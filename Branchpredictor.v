==> flow/design.v <==
module or3gate(input a,b,c,output reg d);
always@(*)
begin
if((a==1) || (b==1) || (c==1))
begin
d=1;
end
else
begin
d=0;
end
end
endmodule
module branchpredictor(input [6:0] ins,
input clk,
input [4:0]currentadd,
additionadd,
input branch,
input flag,
output reg reset,
output reg branchop,
output  [4:0] add,
output w1,w2,w3,w4,w5,
output reg  [2:0] count,
output reg  [ 4:0] currentreg,addreg);
reg [6:0] instemp;
reg  branching [6:0];
initial
begin
reset=0;
branching[0]=1;
branching[1]=1;
branching[2]=1;
branching[3]=1;
branching[4]=1;
branching[5]=1;
branching[6]=1;
end
always@(negedge clk)
begin
if(ins[6:0]!=7'b1100011)
begin
instemp=ins;
branchop=0;
end
else if(ins[6:0]==7'b1100011)
begin
currentreg=currentadd+additionadd;
addreg=currentadd+1;
case(instemp)
7'b0000011:  begin 
branchop=branching[0];
count=0;
end
7'b0010011 :  begin 
branchop=branching[1];
count=1;
end
7'b0100011:  begin 
branchop=branching[2];
count=1;
end
7'b0110011:  begin 
branchop=branching[3];
count=2;
end
7'b0110111 :  begin 
branchop=branching[4];
count=3;
end
7'b1101111:  begin  
branchop=branching[5];
count=4;
end
default:
begin
branchop=0;
count=6;
end
endcase
end
 end
always@(negedge clk)
begin
if(branch)
begin
if(flag!=branching[count])
begin
branching[count]<=~branching[count];
reset<=1;
end
else
begin
reset<=0;
end
end
else
begin
reset<=0;
end
end
 assign add=(branching[count])?(currentreg):(addreg);
assign w1=branching[0];
assign w2=branching[1];
assign w3=branching[2];
assign w4=branching[3];
assign w5=branching[4];
endmodule
From RTL to reports: branchpredictor
The steps from the RTL of branchpredictor to its reports follow in flow order.
Lines are those of the file above, counted from 1.
Operators carry their Yosys type and port widths (W data, S select, Z words).
Library cell names are shortened.
{"block": "setup", "top": "branchpredictor", "clock": "clk", "lib": "sky130hd", "lib_corner": "tt_025C_1v80"}

Elaborated design
Source: Yosys, flattened and elaborated, memories not mapped. Widths are those after wreduce. Print and check cells do not count. Equal cells are merged and count once.
Yosys's memory passes give these memory sizes; they may raise the number of words (mostly to a power of two), join words into wider ones and drop unused or constant bits.
{"block": "bits", "reg_bits": 22, "ramBits": 8, "memories": 1, "out_inout_bits": 25, "elab_cells": 32}
{"block": "mem_list", "name": "branching", "size": 8, "width": 1, "line_no": 27, "text": "reg  branching [6:0];"}
{"block": "op_classes", "addsub": 2, "eq_ne": 9, "mux": 10, "logic": 2, "reduce_and_logical": 2}
{"block": "op_table", "cell": "$eq A7 B6 Y1 const B", "count": 3}
{"block": "op_table", "cell": "$pmux W3 S5", "count": 1}
{"block": "op_table", "cell": "$eq A7 B7 Y1 const B", "count": 2}
{"block": "op_table", "cell": "$mux W3", "count": 3}
{"block": "op_table", "cell": "$eq A7 B2 Y1 const B", "count": 1}
{"block": "op_table", "cell": "$eq A7 B5 Y1 const B", "count": 1}
{"block": "op_table", "cell": "$ne A7 B7 Y1 const B", "count": 1}
{"block": "op_table", "cell": "$pmux W1 S6", "count": 1}
{"block": "op_table", "cell": "$add A5 B1 Y5 const B", "count": 1}
{"block": "op_table", "cell": "$add A5 B5 Y5", "count": 1}
{"block": "op_table", "cell": "$mux W5", "count": 1}
{"block": "op_table", "cell": "$mux W1", "count": 4}
{"block": "op_table", "cell": "$not A1 Y1", "count": 2}
{"block": "op_table", "cell": "$reduce_and A2 Y1", "count": 1}
{"block": "op_table", "cell": "$reduce_or A2 Y1", "count": 1}
{"block": "op_table", "cell": "$ne A1 B1 Y1", "count": 1}

Longest topological paths
Longest topological path by Yosys (ltp), each cell counted once; first at word level (registers and memories cut), then after technology mapping (sequential cells cut; the memories' decode and read muxes count).
{"block": "logic_depth", "ltp_word": 4, "ABC_AREA": 0, "depth_mapped": 5, "depth_no_buf": 5}

Mapped cells and area
Yosys stat after the flow's synthesis: flattened, memories mapped to cells. It holds for the ABC_AREA given above (unset counts as 0); a run with the other value may have another netlist.
The area totals of this step are shown rounded.
{"block": "synth_totals", "cells": 106, "area_mm2": 0.00155, "seq_area_mm2": 0.000941, "flip_flops": 33, "buf_cells": 0}
{"block": "types", "cell": "edfxtp_1", "count": 28, "type_area_um2": 840.806}
{"block": "types", "cell": "dfxtp_1", "count": 5, "type_area_um2": 100.096}
{"block": "types", "cell": "mux2_2", "count": 8, "type_area_um2": 90.086}
{"block": "types", "cell": "ha_1", "count": 5, "type_area_um2": 62.56}
{"block": "types", "cell": "mux4_1", "count": 2, "type_area_um2": 52.55}
{"block": "types", "cell": "xnor2_1", "count": 4, "type_area_um2": 35.034}
{"block": "types", "cell": "nor3_1", "count": 6, "type_area_um2": 30.029}
{"block": "types", "cell": "xor2_4", "count": 1, "type_area_um2": 27.526}
{"block": "types", "cell": "xor2_1", "count": 3, "type_area_um2": 26.275}
{"block": "types", "cell": "nand3_1", "count": 5, "type_area_um2": 25.024}
{"block": "types", "cell": "mux2i_4", "count": 1, "type_area_um2": 22.522}
{"block": "types", "cell": "nand2_1", "count": 6, "type_area_um2": 22.522}
{"block": "types", "cell": "a21oi_1", "count": 4, "type_area_um2": 20.019}
{"block": "types", "cell": "fa_1", "count": 1, "type_area_um2": 20.019}
{"block": "types", "cell": "mux2i_1", "count": 2, "type_area_um2": 20.019}
{"block": "types", "cell": "inv_1", "count": 5, "type_area_um2": 18.768}
{"block": "types", "cell": "a21o_1", "count": 2, "type_area_um2": 15.014}
{"block": "types", "cell": "nor2_1", "count": 4, "type_area_um2": 15.014}
Not listed: further types 11, cells in them 14.

Subject: flow runs of branchpredictor

Hi,

Module branchpredictor, platform sky130hd: 2 stored runs of the flow (Yosys, OpenROAD) with differing settings, in no particular order. Input and output delays are each 20% of the period that was set; the output load is 0.01 pF.
"power.total_uw": no workload was simulated; the value follows from the tool's default switching activity.
The measured numbers are rounded.

{"run": "flow run A", "settings": { "period_ns": 8.16, "CORE_UTILIZATION": 56, "CAP_MARGIN": 20, "CORE_MARGIN": 2, "SLEW_MARGIN": 20 }, "results": { "layout_utilization_frac": 0.848, "die_mm2": 0.00321, "worst_setup_slack_ns": 0.161, "synthArea_mm2": 0.00155, "power.total_uw": 382, "final_stdcell_area_mm2": 0.00228, "holdWs_ns": 0.601, "timing.setup.tns_ns": 0.000 }}
{"run": "flow run B", "settings": { "period_ns": 8.53, "CORE_UTILIZATION": 72, "SETUP_SLACK_MARGIN": 2.29, "PLACE_DENSITY_LB_ADDON": 0.22, "HOLD_SLACK_MARGIN": 0.08, "CORE_ASPECT_RATIO": 0.72, "CORE_MARGIN": 5, "GPL_ROUTABILITY_DRIVEN": 0, "CAP_MARGIN": 20, "SLEW_MARGIN": 20 }, "outcome": "did not finish, placement stopped with FLW-0024"}

Regards
